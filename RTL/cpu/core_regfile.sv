==> flow/design.v <==
interface naive_bus();
    logic  rd_req, rd_gnt;
    logic  [3:0]  rd_be;
    logic  [31:0] rd_addr, rd_data;
    logic  wr_req, wr_gnt;
    logic  [3:0]  wr_be;
    logic  [31:0] wr_addr, wr_data;
    modport master(
        output rd_req, rd_be, rd_addr,
        input  rd_data, rd_gnt,
        output wr_req, wr_be, wr_addr, wr_data,
        input  wr_gnt
    );
    modport slave(
        input  rd_req, rd_be, rd_addr,
        output rd_data, rd_gnt,
        input  wr_req, wr_be, wr_addr, wr_data,
        output wr_gnt
    );
endinterface
module core_regfile(
    input  logic clk, rstn,
    input  logic rd_latch,
    input  logic i_re1,
    input  logic [4:0]  i_raddr1,
    output logic [31:0] o_rdata1,
    input  logic i_re2,
    input  logic [4:0]  i_raddr2,
    output logic [31:0] o_rdata2,
    input  logic i_forward1,
    input  logic [4:0] i_faddr1,
    input  logic [31:0] i_fdata1,
    input  logic i_forward2,  
    input  logic [4:0] i_faddr2,
    input  logic [31:0] i_fdata2,
    input  logic i_we,
    input  logic [4:0] i_waddr,
    input  logic [31:0] i_wdata
);
logic [31:0] reg_rdata1 = 0;
logic [31:0] reg_rdata2 = 0;
logic [31:0] forward_data1, forward_data2;
logic from_fw1, from_fw2;
assign o_rdata1 = from_fw1 ? forward_data1 : reg_rdata1;
assign o_rdata2 = from_fw2 ? forward_data2 : reg_rdata2;
always @ (posedge clk or negedge rstn)
    if(~rstn) begin
        from_fw1 <= 1'b0;
        forward_data1 <= 0;
    end else begin
        if(rd_latch) begin
            from_fw1 <= 1'b1;
            forward_data1 <= o_rdata1;
        end else if((~i_re1)   || i_raddr1==5'h0    ) begin
            from_fw1 <= 1'b1;
            forward_data1 <= 0;
        end else if(i_forward1 && i_faddr1==i_raddr1) begin
            from_fw1 <= 1'b1;
            forward_data1 <= i_fdata1;
        end else if(i_forward2 && i_faddr2==i_raddr1) begin
            from_fw1 <= 1'b1;
            forward_data1 <= i_fdata2;
        end else if(i_we       && i_waddr ==i_raddr1) begin
            from_fw1 <= 1'b1;
            forward_data1 <= i_wdata;
        end else begin
            from_fw1 <= 1'b0;
            forward_data1 <= 0;
        end
    end
always @ (posedge clk or negedge rstn)
    if(~rstn) begin
        from_fw2 <= 1'b0;
        forward_data2 <= 0;
    end else begin
        if(rd_latch) begin
            from_fw2 <= 1'b1;
            forward_data2 <= o_rdata2;
        end else if((~i_re2)   || i_raddr2==5'h0    ) begin
            from_fw2 <= 1'b1;
            forward_data2 <= 0;
        end else if(i_forward1 && i_faddr1==i_raddr2) begin
            from_fw2 <= 1'b1;
            forward_data2 <= i_fdata1;
        end else if(i_forward2 && i_faddr2==i_raddr2) begin
            from_fw2 <= 1'b1;
            forward_data2 <= i_fdata2;
        end else if(i_we       && i_waddr ==i_raddr2) begin
            from_fw2 <= 1'b1;
            forward_data2 <= i_wdata;
        end else begin
            from_fw2 <= 1'b0;
            forward_data2 <= 0;
        end
    end
logic [31:0] regfile [32];
always @ (posedge clk)
    reg_rdata1 <= regfile[i_raddr1];
always @ (posedge clk)
    reg_rdata2 <= regfile[i_raddr2];
always @ (posedge clk)
    if(i_we) 
        regfile[i_waddr] <= i_wdata;
endmodule
# Tool chain data of core_regfile
# The steps from the RTL of core_regfile to its reports follow in flow order.
# Lines are those of the file above, counted from 1.
# Operators: Yosys type, input widths -> output width; for muxes data width and select width s.
# Cell names lack the library's common part.
# A cell with - has no value.
# inputs
top_module,core_regfile
clk_port,clk
cell_library,sky130hd
pvt_corner,tt_025C_1v80

# After elaboration
# Source: Yosys, flattened and elaborated, memories not mapped. Widths are those after wreduce; folded enables and synchronous resets count as part of the registers. Registers that Yosys merges into a memory's read port (data or address) are not register bits. Print and check cells do not count. Equal cells are merged and count once.
# Yosys's memory passes give these memory sizes; they may raise the number of words (mostly to a power of two), join words into wider ones and drop unused or constant bits.
# op_classes
n_logic,2
reduce_logical,10
mux,25
equal,6
# ops
operator,count
$mux 32,13
$eq 5x5->1,6
$mux 1,11
$logic_not 5->1,2
$logic_and 1x1->1,6
$mux 5,1
$logic_or 1x1->1,2
$not 1->1,2
# bits
ramBits,1024
ff_bits,66
wordCells,48
mem_count,1
inputBits,129
output_inout_bits,64
clocked_rd_ports_x_width,64
# memory_table
name,size,word_bits,rd,wr,line_no,text
regfile,32,32,2,1,96,logic [31:0] regfile [32];

# Depth
# Yosys ltp: most cells in a row. Word level: on the elaborated netlist, between registers, memories and ports. Mapped: between sequential cells and ports; inverters and the memories' decode and read muxes count.
# depth
ltp_word,7
ABC_AREA,0
ltp_mapped,9
ltp_nobuf,5

# Synthesis result
# Source: synth_stat.txt of the flow (Yosys; design flattened, memories mapped). It holds for the ABC_AREA given above (unset counts as 0); a run with the other value may have another netlist.
# Totals and module areas in this step are rounded.
# synth_totals
cell_count,2980
seq_area_mm2,0.034
area_mm2,0.054
buf_cells,268
ffs,1154
# by_type
type,count,area_total_um2
edfxtp_1,1024,3.07E+04
mux4_2,485,1.09E+04
dfrtp_1,66,1.65E+03
mux2i_1,149,1491.43
mux2_2,123,1.39E+03
dfxtp_1,64,1.28E+03
a221oi_1,99,867.082
a21oi_1,114,570.547
clkbuf_1,116,435.418
buf_2,80,400.384
nand2_1,89,334.07
a221o_1,31,310.298
buf_4,37,277.766
nor2_1,71,266.506
nand3_1,48,240.23
buf_6,21,236.477
and2_1,34,212.704
xnor2_1,24,210.202
# Not listed: further types 29, cells in them 305.

# Timing after synthesis
# OpenSTA on the mapped netlist: ideal clock, no wires. The path of least setup slack (recovery checks aside). Input and output delay are each 20% of the period. Register names are those of the netlist, which keeps one name where synthesis merged equal registers.
# synth_path
path_kind,input-to-reg
from,input port i_waddr[4]
to,memory regfile[19][0]
input_delay_ns,0.646
t_first_pin_ns,0.646
setup_ns,0.421
arrival_ns,2.814
path_delay_ns,2.589
driving_pins,3
path_buffers,1
path_slack_ns,-0.005
period_ns,3.23
required_ns,2.809
synth_period_reached_ns,3.235
# "path_delay_ns" = arrival - input delay + setup time.
# "driving_pins": output pins that drive a net of the path, with the launching flip-flop's if there is one; two outputs of one cell count as two.
# "synth_period_reached_ns" is the clock period less the worst setup slack; recovery checks do not enter. This is arithmetic on one report: input and output delays are still those of the set period (20% each).
# The rows between start and end are the longest chain of elaborated cells between them; the timing report does not say that the signal goes this way. Where chains are equally long, one stands for them.
# Each line given opens the expression or statement behind the cell; cells for indexed reads and writes are added by Yosys, which also makes memories of some case tables.
# synth_between
cell_sequence,clkbuf_1 or3b_2 nor2_1
elab_chain_len,1
cone_cells,1
cone_lines,1
cone_classes,mux (1)
# synth_rtl
element,line_no,text
from (decl),37,"input  logic [4:0] i_waddr,"
$mux 5,102,if(i_we)
to (decl),96,logic [31:0] regfile [32];

# Worst path after layout
# From the final timing report of flow run 1: the path of least setup slack in the routed layout; clock arrival at registers is part of the times.
# layout_path
path_kind,reg-to-output
from,register from_fw2
to,output port o_rdata2[19]
arrival_ns,2.23
period_ns,2.82
path_slack_ns,0.02
t_first_pin_ns,0.73
path_buffers,2
required_ns,2.26
out_delay_ns,0.56
driving_pins,4
# The rows between start and end are the longest chain of elaborated cells between them; the timing report does not say that the signal goes this way. Where chains are equally long, one stands for them.
# At most two assigning lines are given for a register; there are more.
# layout_between
cell_sequence,dfrtp_2 buf_12 mux2_4 clkdlybuf4s50_1
elab_chain_len,1
cone_cells,1
cone_lines,1
cone_classes,mux (1)
# layout_rtl
element,line_no,text
from (decl),43,"logic from_fw1, from_fw2;"
from (assign),73,from_fw2 <= 1'b0;
from (assign),77,from_fw2 <= 1'b1;
$mux 32,45,assign o_rdata2 = from_fw2 ? forward_data2 : reg_rdata2;
to (decl),29,"output logic [31:0] o_rdata2,"

# Module core_regfile, platform sky130hd: 2 stored runs of the flow (Yosys, OpenROAD) with differing settings, in no particular order. Input and output delays are each 20% of the period that was set; the output load is 0.01 pF.
# "period_less_ws_ns" is the run's clock period less its worst setup slack. It is reckoned from that one timing run; input and output delays stay at 20% of the period that was set.
# "design_power_w" rests on the timing tool's default activity at the inputs, not on a simulated workload.
# The results are shown rounded.
# A setting shown as - is not set for that run.
item,flow run 1,flow run 2
period_ns,2.82,5.52
CORE_UTILIZATION,46,23
PLACE_DENSITY_LB_ADDON,0.28,-
CORE_ASPECT_RATIO,1.49,1.5
CELL_PAD_IN_SITES_DETAIL_PLACEMENT,0,-
GPL_ROUTABILITY_DRIVEN,1,1
CAP_MARGIN,15,20
SLEW_MARGIN,15,10
CORE_MARGIN,2,6
SETUP_SLACK_MARGIN,-,0.59
CELL_PAD_IN_SITES_GLOBAL_PLACEMENT,-,2
TNS_END_PERCENT,-,70
CTS_CLUSTER_SIZE,-,99
CTS_CLUSTER_DIAMETER,-,190
MAX_ROUTING_LAYER,-,met4
design_power_w,0.038,0.015
period_less_ws_ns,2.797,4.120
finish.utilization_frac,0.55,0.26
setup_worst_slack_ns,0.023,1.4
yosys.chip_area_mm2,0.054,0.054
total_die_area_mm2,0.12,0.25
setup_tns_ns,0.000,0.000
