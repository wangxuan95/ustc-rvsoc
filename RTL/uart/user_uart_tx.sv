==> flow/design.v <==
interface naive_bus();
    logic  rd_req, rd_gnt;
    logic  [3:0]  rd_be;
    logic  [31:0] rd_addr, rd_data;
    logic  wr_req, wr_gnt;
    logic  [3:0]  wr_be;
    logic  [31:0] wr_addr, wr_data;
    modport master(
        output rd_req, rd_be, rd_addr,
        input  rd_data, rd_gnt,
        output wr_req, wr_be, wr_addr, wr_data,
        input  wr_gnt
    );
    modport slave(
        input  rd_req, rd_be, rd_addr,
        output rd_data, rd_gnt,
        input  wr_req, wr_be, wr_addr, wr_data,
        output wr_gnt
    );
endinterface
module user_uart_tx #(
    parameter  UART_TX_CLK_DIV = 434     
)(
    input  logic     clk, rstn,
    output logic     o_uart_tx,
    naive_bus.slave  bus
);
localparam TX_CNT = 5'd19;
logic [ 9:0] fifo_rd_pointer=10'h0, fifo_wr_pointer=10'h0, fifo_len;
logic fifo_full, fifo_empty;
logic rd_addr_valid, wr_addr_valid;
logic [31:0] cnt = 0;
logic [ 4:0] tx_cnt = 0;
logic [ 7:0] tx_shift = 8'h0;
logic [ 7:0] fifo_rd_data = 8'h0;
initial o_uart_tx = 1'b1;
assign rd_addr_valid = (bus.rd_addr[31:2] == 30'h0);
assign wr_addr_valid = (bus.wr_addr[31:2] == 30'h0);
assign fifo_len = fifo_wr_pointer - fifo_rd_pointer;
assign fifo_empty = (fifo_len==10'h000);
assign fifo_full  = (fifo_len==10'h3ff);
assign bus.rd_gnt = bus.rd_req;
always @ (posedge clk or negedge rstn)
    if(~rstn)
        bus.rd_data <= 0;
    else begin
        if(bus.rd_req & rd_addr_valid)
            bus.rd_data <= {22'h0, fifo_len};
        else
            bus.rd_data <= 0;
    end
always_comb
    if(bus.wr_req) begin
        if(wr_addr_valid && bus.wr_be[0]) begin
            bus.wr_gnt <= ~fifo_full;
        end else begin
            bus.wr_gnt <= 1'b1;
        end
    end else begin
        bus.wr_gnt <= 1'b0;
    end
always @ (posedge clk or negedge rstn)
    if(~rstn) begin
        fifo_wr_pointer <= 10'h0;
    end else begin
        if(bus.wr_req & wr_addr_valid & bus.wr_be[0] & ~fifo_full) begin
            fifo_wr_pointer <= fifo_wr_pointer + 10'h1;
        end
    end
always @ (posedge clk or negedge rstn)
    if(~rstn)
        cnt <= 0;
    else
        cnt <= (cnt<UART_TX_CLK_DIV-1) ? cnt+1 : 0;
always @ (posedge clk or negedge rstn)
    if(~rstn) begin
        fifo_rd_pointer <= 10'h0;
        o_uart_tx       <= 1'b1;
        tx_shift        <= 8'h00;
        tx_cnt          <= 5'h0;
    end else begin
        if(tx_cnt>5'd0) begin
            if(cnt==0) begin
                if(tx_cnt==TX_CNT) begin
                    {tx_shift, o_uart_tx} <= ~{fifo_rd_data, 1'b1};
                    fifo_rd_pointer <= fifo_rd_pointer + 10'h1;
                end else begin
                    {tx_shift, o_uart_tx} <= {1'b0, tx_shift[7:1], ~tx_shift[0]};
                end
                tx_cnt <= tx_cnt - 5'd1;
            end
        end else begin
            o_uart_tx <= 1'b1;
            tx_cnt <= fifo_empty ? 5'd0 : TX_CNT;
        end
    end
logic [7:0] fifo_ram [1024];
always @ (posedge clk)
    fifo_rd_data <= fifo_ram[fifo_rd_pointer];
always @ (posedge clk)
    if( bus.wr_req & wr_addr_valid & bus.wr_be[0] & ~fifo_full ) 
        fifo_ram[fifo_wr_pointer] <= bus.wr_data[7:0];
endmodule
# Step by step through the tools: user_uart_tx
# What the tools print for user_uart_tx, step after step.
# Line numbers count from 1 in the design file above.
# Library cell names are shortened.
inputs:
  top: "user_uart_tx"
  clock: "clk"
  library: "sky130hd"
  corner: "tt_025C_1v80"

# Word level
# Yosys after proc, flatten, opt, wreduce and memory -nomap, before mapping. Memory bits, and registers merged into a memory's read port (data or address), are not among the register bits. Print and check cells are not counted. Equal cells are merged and count once.
word_totals:
  register_bits: 64
  output_inout_bits: 1
  inputBits: 2
  word_cells: 28
op_classes:
  n_mux: 8
  n_logic: 2
  n_reduce_logical: 4
  n_cmp: 2
  equal: 2
  add_sub_neg: 4
op_table:
  columns: ["op", "count"]
  rows:
  - ["32-bit by 1-bit adder with 32-bit output with constant B", 1]
  - ["32-bit by 9-bit < comparator with 1-bit output with constant B", 1]
  - ["32-bit logical NOT", 1]
  - ["32-bit 2-to-1 mux", 1]
  - ["5-bit 2-to-1 mux", 3]
  - ["1-bit by 10-bit subtractor with 10-bit output with constant A", 1]
  - ["10-bit by 1-bit adder with 10-bit output with constant B", 1]
  - ["10-bit logical NOT", 1]
  - ["9-bit inverter", 1]
  - ["8-bit 2-to-1 mux", 1]
  - ["5-bit by 1-bit subtractor with 5-bit output with constant B", 1]
  - ["5-bit by 1-bit > comparator with 1-bit output with constant B", 1]
  - ["5-bit equality test with constant B", 1]
  - ["3-bit AND reduction", 1]
  - ["1-bit 2-to-1 mux", 3]
  - ["2-bit by 1-bit inequality test with 1-bit output with constant B", 1]
  - ["2-bit AND reduction", 1]
  - ["1-bit inverter", 1]

# Logic depth
# Yosys ltp: most cells in a row. Word level: on the elaborated netlist, between registers, memories and ports. Mapped: between sequential cells and ports; inverters and the memories' decode and read muxes count.
depth:
  ltp_word: 4
  abc_area: 0
  mapped_depth: 7
  ltp_nobuf: 6

# After synthesis
# Yosys stat after the flow's synthesis: flattened, memories mapped to cells. It holds for the ABC_AREA given above (unset counts as 0); a run with the other value may have another netlist.
synth_totals:
  mapped_area_um2: 2484.9
  seq_area_um2: 1402.6
  ff_cells: 56
  cell_count: 207
  buffers: 7
types:
  columns: ["cell", "count", "type_area_um2"]
  rows:
  - ["dfrtp_1", 55, 1376.32]
  - ["xor2_1", 11, 96.342]
  - ["ha_1", 7, 87.584]
  - ["nor4_2", 7, 87.584]
  - ["nor2_1", 21, 78.826]
  - ["mux2i_1", 7, 70.067]
  - ["inv_1", 18, 67.565]
  - ["nand3_1", 10, 50.048]
  - ["nor3_1", 9, 45.043]
  - ["nor4_4", 2, 42.541]
  - ["xnor2_1", 4, 35.034]
  - ["buf_6", 3, 33.782]
  - ["mux2_2", 3, 33.782]
  - ["nand2_1", 9, 33.782]
  - ["dfstp_2", 1, 26.275]
  - ["nor4_1", 4, 25.024]
  - ["nor4b_4", 1, 23.773]
  - ["nand4_4", 1, 21.27]
# Other cell types: 27; their cells: 34.

# Worst setup path after synthesis
# OpenSTA on the mapped netlist: ideal clock, no wires. The path of least setup slack (recovery checks aside). Input and output delay are each 20% of the period. Register names are those of the netlist, which keeps one name where synthesis merged equal registers.
synth_timing:
  path_type: "reg-to-reg"
  start: "reg cnt[0]"
  end: "reg fifo_rd_pointer[1]"
  clock_period_ns: 2.62
  t_required_ns: 2.495
  path_stages: 7
  setup_time_ns: 0.125
  path_buffers: 0
  delay_ns: 1.796
  arrival_time_ns: 1.671
  slack_ns: 0.824
  launch_ns: 0.000
  period_less_setup_slack_ns: 1.796
# "delay_ns" = arrival - input delay + setup time.
# "path_stages" counts driving pins, that of a launching flip-flop among them; a cell with two outputs on the path counts twice.
# "period_less_setup_slack_ns" = period - worst setup slack (recovery checks aside). The figure is calculated, with input and output delays left at 20% of the set period.
# The rows between start and end are the longest chain of elaborated cells between them; the timing report does not say that the signal goes this way. Where chains are equally long, one stands for them.
# A line is the first line of the expression or statement that the cell stems from. Yosys adds cells for indexed reads and writes and turns some case tables into memories.
synth_via:
  path_cell_list: "dfrtp_1 inv_1 ha_1 nor4b_4 nand4_4 nor3_1 mux2_2"
  elab_chain_cells: 2
  cells_between: 2
  lines_between: 1
  cone_classes: "2 x reduce/logical"
synth_rtl:
  columns: ["item", "line_no", "text"]
  rows:
  - ["start: declaration", 32, "logic [31:0] cnt = 0;"]
  - ["start: assignment", 72, "cnt <= 0;"]
  - ["start: assignment", 74, "cnt <= (cnt<UART_TX_CLK_DIV-1) ? cnt+1 : 0;"]
  - ["32-bit logical NOT", 83, "if(cnt==0) begin"]
  - ["3-bit AND reduction", null, null]
  - ["end: assignment", 77, "fifo_rd_pointer <= 10'h0;"]
  - ["end: assignment", 86, "fifo_rd_pointer <= fifo_rd_pointer + 10'h1;"]
  - ["end: declaration", 29, "logic [ 9:0] fifo_rd_pointer=10'h0, fifo_wr_pointer=10'h0, fifo_len;"]

# Timing after layout
# Path of least setup slack in the final report of job 1 (OpenROAD, finished layout, wires in). Where an end is a register, its clock arrival counts in the times.
layout_timing:
  path_type: "reg-to-reg"
  start: "reg cnt[1]"
  end: "reg fifo_rd_pointer[1]"
  path_stages: 8
  path_buffers: 1
  setup_time_ns: 0.10
  t_required_ns: 2.25
  launch_ns: 0.31
  clock_period_ns: 2.04
  arrival_time_ns: 2.05
  slack_ns: 0.20
# The rows between start and end are the longest chain of elaborated cells between them; the timing report does not say that the signal goes this way. Where chains are equally long, one stands for them.
layout_via:
  path_cell_list: "dfrtp_1 inv_1 ha_2 nor4b_4 nand4_4 buf_4 nor3_4 mux2_2"
  elab_chain_cells: 2
  cells_between: 2
  lines_between: 1
  cone_classes: "2 x reduce/logical"
layout_rtl:
  columns: ["item", "line_no", "text"]
  rows:
  - ["start: declaration", 32, "logic [31:0] cnt = 0;"]
  - ["start: assignment", 72, "cnt <= 0;"]
  - ["start: assignment", 74, "cnt <= (cnt<UART_TX_CLK_DIV-1) ? cnt+1 : 0;"]
  - ["32-bit logical NOT", 83, "if(cnt==0) begin"]
  - ["3-bit AND reduction", null, null]
  - ["end: assignment", 77, "fifo_rd_pointer <= 10'h0;"]
  - ["end: assignment", 86, "fifo_rd_pointer <= fifo_rd_pointer + 10'h1;"]
  - ["end: declaration", 29, "logic [ 9:0] fifo_rd_pointer=10'h0, fifo_wr_pointer=10'h0, fifo_len;"]

# Flow measurements of user_uart_tx on sky130hd: 2 stored runs with different settings, listed in no order. Input and output delays are each 20% of the period that was set; the output load is 0.01 pF.
# By "period_less_ws_ns" is meant the clock period of the run minus its worst setup slack. This is arithmetic on one report: input and output delays are still those of the set period (20% each).
# "worst_path_ns" = time allowed to the worst setup path (clock period - input delay - output delay, where it has them) - its slack; a late launch clock adds to it, a late capture clock takes from it.
# "totalPower_mw" rests on the timing tool's default activity at the inputs, not on a simulated workload.
runs:
  - name: "job 1"
    settings:
      period_ns: 2.04
      SETUP_SLACK_MARGIN: 0.28
      CAP_MARGIN: 20
      CORE_MARGIN: 2
      CORE_UTILIZATION: 40
      SLEW_MARGIN: 20
    results:
      worst_path_ns: 1.84
      worst_setup_path_type: "reg-to-reg"
      period_less_ws_ns: 1.843
      utilization_pct: 52.5
      worst_setup_slack_ns: 0.197
      final_stdcell_area_um2: 3124.2
      tns_setup_ns: 0.000
      totalPower_mw: 1.829
      die_area_um2: 6858.3
      synthesis_area_um2: 2484.9
  - name: "job 2"
    settings:
      period_ns: 1.59
      CORE_UTILIZATION: 72
      PLACE_DENSITY_LB_ADDON: 0.26
      HOLD_SLACK_MARGIN: 0.29
      CELL_PAD_IN_SITES_GLOBAL_PLACEMENT: 3
      CELL_PAD_IN_SITES_DETAIL_PLACEMENT: 2
      GPL_TIMING_DRIVEN: 1
      CTS_CLUSTER_SIZE: 18
      CAP_MARGIN: 20
      CORE_MARGIN: 2
      SLEW_MARGIN: 20
    outcome: "incomplete, placement halted on FLW-0024"
